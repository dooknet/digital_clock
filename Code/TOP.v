==> flow/design.v <==
module TOP(
	input	clk,
	input	rst_n,
	input	set_time_finish,		 
	input 	[3:0]	set_sec_ge,
	input 	[3:0]	set_sec_shi, 
	input 	[3:0]	set_min_ge,  
	input 	[3:0]	set_min_shi,	
	input 	[3:0]	set_hour_ge,
	input 	[3:0]	set_hour_shi,
	input	clock_en,				 
	input 	[3:0]	clock_min_ge,
	input 	[3:0]	clock_min_shi,
	input 	[3:0]	clock_hour_ge,
	input 	[3:0]	clock_hour_shi,
	output	clock_out,
	output	[3:0]	sec_ge_r,
	output	[3:0]	sec_shi_r,
	output	[3:0]	min_ge_r,
	output	[3:0]	min_shi_r,
	output	[3:0]	hour_ge_r,
	output	[3:0]	hour_shi_r,
    output  [7:0]   data_out,		 
    output  [7:0]   select
);
wire 	[3:0]	sec_ge_rr;
wire	[3:0]	sec_shi_rr;
wire	[3:0]	min_ge_rr;
wire	[3:0]	min_shi_rr;
wire	[3:0]	hour_ge_rr;
wire	[3:0]	hour_shi_rr;
assign	sec_ge_r = sec_ge_rr;
assign	sec_shi_r = sec_shi_rr;
assign	min_ge_r = min_ge_rr;
assign	min_shi_r = min_shi_rr;
assign	hour_ge_r = hour_ge_rr;
assign	hour_shi_r = hour_shi_rr;
time_control			time_control_inst(
	.clk				(clk),
	.rst_n				(rst_n),
	.set_time_finish	(set_time_finish),
	.set_sec_ge			(set_sec_ge),
	.set_sec_shi		(set_sec_shi),	 
	.set_min_ge			(set_min_ge),  
	.set_min_shi		(set_min_shi),	
	.set_hour_ge		(set_hour_ge),
	.set_hour_shi		(set_hour_shi),
	.clock_en			(clock_en),	
	.clock_min_ge		(clock_min_ge),
	.clock_min_shi		(clock_min_shi),
	.clock_hour_ge		(clock_hour_ge),
	.clock_hour_shi		(clock_hour_shi),
	.clock_out			(clock_out),
	.sec_ge_r			(sec_ge_rr),
	.sec_shi_r			(sec_shi_rr),
	.min_ge_r			(min_ge_rr),
	.min_shi_r			(min_shi_rr),
	.hour_ge_r			(hour_ge_rr),
	.hour_shi_r			(hour_shi_rr)
);
display_ctrl		display_ctrl_inst(
    .clk			(clk),
    .rst_n			(rst_n),
    .sec_ge			(sec_ge_rr),
    .sec_shi		(sec_shi_rr),
    .min_ge			(min_ge_rr),
    .min_shi		(min_shi_rr),
    .hour_ge		(hour_ge_rr),
    .hour_shi		(hour_shi_rr),
    .data_out		(data_out),
    .select			(select)
);
endmodule
module display_ctrl(
    input   clk,
    input   rst_n,
    input   [3:0]   sec_ge,
    input   [3:0]   sec_shi,
    input   [3:0]   min_ge,
    input   [3:0]   min_shi,
    input   [3:0]   hour_ge,
    input   [3:0]   hour_shi,
    output  [7:0]   data_out,
    output  [7:0]   select
);
reg [7:0]  data;     
reg [7:0]  sel;      
reg [3:0]  display_data=0;
reg [10:0] m=0;
always @ ( posedge clk or negedge rst_n)    begin
    if(!rst_n)  begin
        m <= 0;
    end
    else    begin
        m <= m+1;
    end
end  
always@( posedge clk)   begin
    case(m[5:3])
        0: begin
            display_data<=4'b0000;
            sel<=8'b1111_1110;
        end
        1: begin
            display_data<=4'b0000;
            sel<=8'b1111_1101;
        end
        2: begin
            display_data<=hour_shi;
            sel<=8'b1111_1011;
        end
        3: begin
            display_data<=hour_ge;
            sel<=8'b1111_0111;
        end
        4: begin
            display_data<=min_shi;
            sel<=8'b1110_1111;
        end
        5: begin
            display_data<=min_ge;
            sel<=8'b1101_1111;
        end
        6: begin
            display_data<=sec_shi;
            sel<=8'b1011_1111;
        end
        7: begin
            display_data<=sec_ge;
            sel<=8'b0111_1111;
        end
        default:begin
            data<=8'b0;
            sel<=8'b0;
        end 
    endcase  
end
always @(display_data)  begin
    case(display_data)                       
        4'h0:data = 8'hc0; 
        4'h1:data = 8'hf9; 
        4'h2:data = 8'ha4; 
        4'h3:data = 8'hb0; 
        4'h4:data = 8'h99; 
        4'h5:data = 8'h92; 
        4'h6:data = 8'h82; 
        4'h7:data = 8'hf8; 
        4'h8:data = 8'h80; 
        4'h9:data = 8'h90; 
        default data = data;
    endcase
end
assign  select = sel;
assign  data_out = data;
endmodule
module time_control(
	input	clk,
	input	rst_n,
	input	set_time_finish,		 
	input 	[3:0]	set_sec_ge,
	input 	[3:0]	set_sec_shi, 
	input 	[3:0]	set_min_ge,  
	input 	[3:0]	set_min_shi,	
	input 	[3:0]	set_hour_ge,
	input 	[3:0]	set_hour_shi,
	input	clock_en,				 
	input 	[3:0]	clock_min_ge,
	input 	[3:0]	clock_min_shi,
	input 	[3:0]	clock_hour_ge,
	input 	[3:0]	clock_hour_shi,
	output	reg	clock_out,
	output	[3:0]	sec_ge_r,
	output	[3:0]	sec_shi_r,
	output	[3:0]	min_ge_r,
	output	[3:0]	min_shi_r,
	output	[3:0]	hour_ge_r,
	output	[3:0]	hour_shi_r
);
reg		[15:0]	cnt_1ms;	 
reg 	flag_1ms;			 
always @(posedge clk or negedge rst_n) begin
	if(!rst_n)	begin
		cnt_1ms <= 0;
		flag_1ms <= 0;
	end
	else if(cnt_1ms == 16'd4)	begin
		cnt_1ms <= 0;
		flag_1ms <= 1;
	end
	else	begin
		cnt_1ms <= cnt_1ms + 1;
		flag_1ms <= 0;
	end
end
reg		[11:0]	cnt_1s;		 
reg		flag_1s;			 
always @(posedge clk or negedge rst_n) begin
	if(!rst_n)	begin
		cnt_1s <= 0;
		flag_1s <= 0;
	end
	else if(flag_1ms)	begin
		if(cnt_1s == 12'd4)	begin
			cnt_1s <= 0;
			flag_1s <= 1;
		end
		else	begin
			cnt_1s <= cnt_1s + 1;
			flag_1s <= 0;
		end
	end
	else	begin
		cnt_1s <= cnt_1s;
		flag_1s <= 0;
	end
end
reg		[3:0]	sec_ge;
reg		flag_sec_ge;		 
reg		[2:0]	sec_shi;
reg		flag_sec_shi;		 
always @(posedge clk or negedge rst_n) begin
	if(!rst_n)	begin
		sec_ge <= 0;
		flag_sec_ge <= 0;
	end
	else if(set_time_finish)	begin
		sec_ge <= set_sec_ge;
		flag_sec_ge <= 0;
	end
	else if(flag_1ms)	begin
		if(sec_ge == 4'd9)	begin
			sec_ge <= 0;
			flag_sec_ge <= 1;
		end
		else	begin
			sec_ge <= sec_ge + 1;
			flag_sec_ge <= 0;
		end
	end
	else	begin
		sec_ge <= sec_ge;
		flag_sec_ge <= 0;
	end
end
always @(posedge clk or negedge rst_n) begin
	if(!rst_n)	begin
		sec_shi <= 0;
		flag_sec_shi <= 0;
	end
	else if(set_time_finish)	begin
		sec_shi <= set_sec_shi;
		flag_sec_shi <= 0;
	end		
	else if(flag_sec_ge)	begin
		if(sec_shi == 3'd5)begin
			sec_shi <= 0;
			flag_sec_shi <= 1;
		end
		else	begin
			sec_shi <= sec_shi + 1;
			flag_sec_shi <= 0;
		end
	end
	else	begin
		sec_shi <= sec_shi;
		flag_sec_shi <= 0;
	end
end
reg		[3:0]	min_ge;
reg		flag_min_ge;		 
reg		[2:0]	min_shi;
reg		flag_min_shi;		 
always @(posedge clk or negedge rst_n) begin
	if(!rst_n)	begin
		min_ge <= 0;
		flag_min_ge <= 0;
	end
	else if(set_time_finish)	begin
		min_ge <= set_min_ge;
		flag_min_ge <= 0;
	end	
	else if(flag_sec_shi)	begin
		if(min_ge == 4'd9)	begin
			min_ge <= 0;
			flag_min_ge <= 1;
		end
		else	begin
			min_ge <= min_ge + 1;
			flag_min_ge <= 0;
		end
	end
	else	begin
		min_ge <= min_ge;
		flag_min_ge <= 0;
	end
end
always @(posedge clk or negedge rst_n) begin
	if(!rst_n)	begin
		min_shi <= 0;
		flag_min_shi <= 0;
	end
	else if(set_time_finish)	begin
		min_shi <= set_min_shi;
		flag_min_shi <= 0;
	end
	else if(flag_min_ge)	begin
		if(min_shi == 3'd5)	begin
			min_shi <= 0;
			flag_min_shi <= 1;
		end
		else	begin
			min_shi <= min_shi + 1;
			flag_min_shi <= 0;
		end
	end
	else	begin
		min_shi <= min_shi;
		flag_min_shi <= 0;
	end
end
reg		[3:0]	hour_ge;
reg		flag_hour_ge;
reg		[1:0]	hour_shi;
reg		flag_hour_shi;
always @(posedge clk or negedge rst_n) begin
	if(!rst_n)	begin
		hour_ge <= 0;
		flag_hour_ge <= 0;
	end
	else if(set_time_finish)	begin
		hour_ge <= set_hour_ge;
		flag_hour_ge <= 0;
	end	
	else if(flag_min_shi)	begin
		if(hour_ge == 4'd9)	begin
			hour_ge <= 0;
			flag_hour_ge <= 1;
		end
		else if((hour_shi == 3'd2) && (hour_ge == 4'd3))	begin
			hour_ge <= 0;
			flag_hour_ge <= 1;
		end
		else	begin
			hour_ge <= hour_ge + 1;
			flag_hour_ge <= 0;
		end
	end
	else	begin
		hour_ge <= hour_ge;
		flag_hour_ge <= 0;
	end
end
always @(posedge clk or negedge rst_n) begin
	if(!rst_n)	begin
		hour_shi <= 0;
		flag_hour_shi <= 0;
	end
	else if(set_time_finish)	begin
		hour_shi <= set_hour_shi;
		flag_hour_shi <= 0;
	end		
	else if(flag_hour_ge)	begin
		if(hour_shi == 3'd2)	begin
			hour_shi <= 0;
			flag_hour_shi <= 1;
		end
		else	begin
			hour_shi <= hour_shi + 1;
			flag_hour_shi <= 0;
		end
	end
	else	begin
		hour_shi <= hour_shi;
		flag_hour_shi <= 0;
	end
end
assign	sec_ge_r = sec_ge;
assign	sec_shi_r = sec_shi;
assign	min_ge_r = min_ge;
assign	min_shi_r = min_shi;
assign	hour_ge_r = hour_ge;
assign	hour_shi_r = hour_shi;
always @(posedge clk or negedge rst_n) begin
	if(!rst_n)	begin
		clock_out <= 0;
	end
	else if(!clock_en)	begin
		clock_out <= 0;
	end
	else if({hour_shi,hour_ge,min_shi,min_ge} == {clock_hour_shi,clock_hour_ge,clock_min_shi,clock_min_ge})	begin
		clock_out <= 1;
	end
	else	begin
		clock_out <= clock_out;
	end
end
endmodule
# == From RTL to reports: TOP ==
# The steps from the RTL of TOP to its reports follow in flow order.
# Lines are those of the file above, counted from 1.
# Operators: Yosys type, input widths -> output width; for muxes data width and select width s.
# A cell with n/a has no value.
# design
design,TOP
clock_port,clk
lib,sky130hd
pvt_corner,tt_025C_1v80

# == After elaboration ==
# Source: Yosys, flattened and elaborated, memories not mapped. Widths are those after wreduce. Registers that Yosys merges into a memory's read port (data or address) are not register bits. Print and check cells do not count. Equal cells are merged and count once.
# bits
ff_bits,62
out_inout_bits,41
wordCells,89
# classes
add_sub_neg,8
equal,17
muxes,40
reduce_logical,8
# ops
cell,n
$pmux 8 s8,1
$mux 4,10
$mux 1,19
$eq 3x3->1 const B,6
$mux 3,6
$eq 13x16->1,1
$add 16x1->16 const B,1
$eq 16x3->1 const B,1
$mux 16,1
$reduce_bool 2->1,6
$add 4x1->4 const B,3
$eq 4x4->1 const B,3
$add 11x1->11 const B,1
$add 3x1->3 const B,2
$eq 3x2->1 const B,2
$mux 2,3
$eq 4x2->1 const B,1
$eq 3x1->1 const B,1
$logic_not 3->1,1
$add 2x1->2 const B,1
$ne 2x1->1 const B,1
$eq 2x2->1 const B,1
$logic_and 1x1->1,1

# == Logic depth ==
# Depth = most cells in a row (Yosys ltp): at word level without a register or memory, in the mapped netlist without a sequential cell, where the memories' decode and read muxes count.
# depth
word_depth,6
abc_area,0
depth_mapped,6
mapped_depth_nobuf,6

# == Synthesis result ==
# The flow's flattened synthesis, as Yosys stat reports it; memories are mapped. The netlist is that of the ABC_AREA named above (0 if unset); the other value can give another one.
# The area totals of this step are shown rounded.
# by_type
type,n,type_area_um2
sky130_fd_sc_hd__dfrtp_1,49,1.23E+03
sky130_fd_sc_hd__xnor2_1,23,201.443
sky130_fd_sc_hd__dfxtp_1,8,160.154
sky130_fd_sc_hd__xor2_1,13,113.859
sky130_fd_sc_hd__nand2_1,29,108.854
sky130_fd_sc_hd__o21ai_0,21,105.101
sky130_fd_sc_hd__buf_4,12,90.086
sky130_fd_sc_hd__a21oi_1,14,70.067
sky130_fd_sc_hd__nand3_1,14,70.067
sky130_fd_sc_hd__ha_1,5,62.56
sky130_fd_sc_hd__inv_1,14,52.55
sky130_fd_sc_hd__nor2_1,10,37.536
sky130_fd_sc_hd__clkbuf_1,9,33.782
sky130_fd_sc_hd__mux2_2,3,33.782
sky130_fd_sc_hd__nor4_1,5,31.28
sky130_fd_sc_hd__nor3_1,6,30.029
sky130_fd_sc_hd__nor3b_1,4,30.029
sky130_fd_sc_hd__nor4b_1,3,26.275
# Not listed: further types 22, cells in them 35.
# synth_totals
cells,277
yosys_area_um2,2750
seq_area_um2,1390
ffs,57
n_buf,21
# The figures by module come from a second, unflattened synthesis with its own total; it is not the netlist above.
# unflattened
cells_unflattened,273
area_unflattened_um2,2760
# Each row is one instance without its submodules.
# modules
module,instances,cells,area_um2
time_control,1,228,2230
display_ctrl,1,45,531
TOP,1,0,0.0

# == Timing after synthesis ==
# OpenSTA on the mapped netlist: ideal clock, no wires. The path of least setup slack (recovery checks aside). Input and output delay are each 20% of the period. Register names are those of the netlist, which keeps one name where synthesis merged equal registers.
# synth_timing
path_type,reg-to-reg
from,register time_control_inst.cnt_1ms[13]
to,register time_control_inst.cnt_1ms[15]
tclk_ns,1.78
setup_ns,0.125
arrival_time_ns,1.593
path_slack_ns,0.062
path_delay_ns,1.718
path_stages,5
period_less_setup_slack_ns,1.718
# "path_delay_ns" = arrival - input delay + setup time.
# "path_stages": output pins that drive a net of the path, with the launching flip-flop's if there is one; two outputs of one cell count as two.
# "period_less_setup_slack_ns" = period - worst setup slack (recovery checks aside). The figure is calculated, with input and output delays left at 20% of the set period.
# The rows between start and end are the longest chain of elaborated cells between them; the timing report does not say that the signal goes this way. Where chains are equally long, one stands for them.
# A line is the first line of the expression or statement that the cell stems from. Yosys adds cells for indexed reads and writes and turns some case tables into memories.
# At most two assigning lines are given for a register; there are more.
# synth_via
path_cell_list,sky130_fd_sc_hd__dfrtp_1 sky130_fd_sc_hd__or4_4 sky130_fd_sc_hd__nor4_4 sky130_fd_sc_hd__nor2_2 sky130_fd_sc_hd__mux2_2
elab_chain_cells,2
# synth_rtl
item,line_no,source
"start, declared",179,reg [15:0] cnt_1ms;
"start, assigned",183,cnt_1ms <= 0;
"start, assigned",191,cnt_1ms <= cnt_1ms + 1;
$add 16x1->16,191,
$mux 16,186,else if(cnt_1ms == 16'd4) begin
"end, assigned",187,cnt_1ms <= 0;
"end, assigned",191,
"end, declared",179,

# module TOP, platform sky130hd, 2 stored runs of the flow under differing settings, order arbitrary. Input and output delays are each 20% of the period that was set; the output load is 0.01 pF.
# Settings: . = not set for that run.
name,run A,run B
period_ns,1.65,2.1
CORE_UTILIZATION,58,47
PLACE_DENSITY,0.76,.
CORE_MARGIN,3,2
CELL_PAD_IN_SITES_DETAIL_PLACEMENT,1,.
TNS_END_PERCENT,80,.
ABC_AREA,0,.
GPL_TIMING_DRIVEN,1,.
GPL_ROUTABILITY_DRIVEN,0,.
CAP_MARGIN,40,5
MIN_ROUTING_LAYER,met1,met1
SLEW_MARGIN,20,20
PLACE_DENSITY_LB_ADDON,.,0.1
CORE_ASPECT_RATIO,.,0.77
CELL_PAD_IN_SITES_GLOBAL_PLACEMENT,.,2
CTS_CLUSTER_SIZE,.,63
CTS_CLUSTER_DIAMETER,.,82
# Run A: stopped before the end: placement reported DPL-0033
# Run B: stopped before the end: placement reported FLW-0024
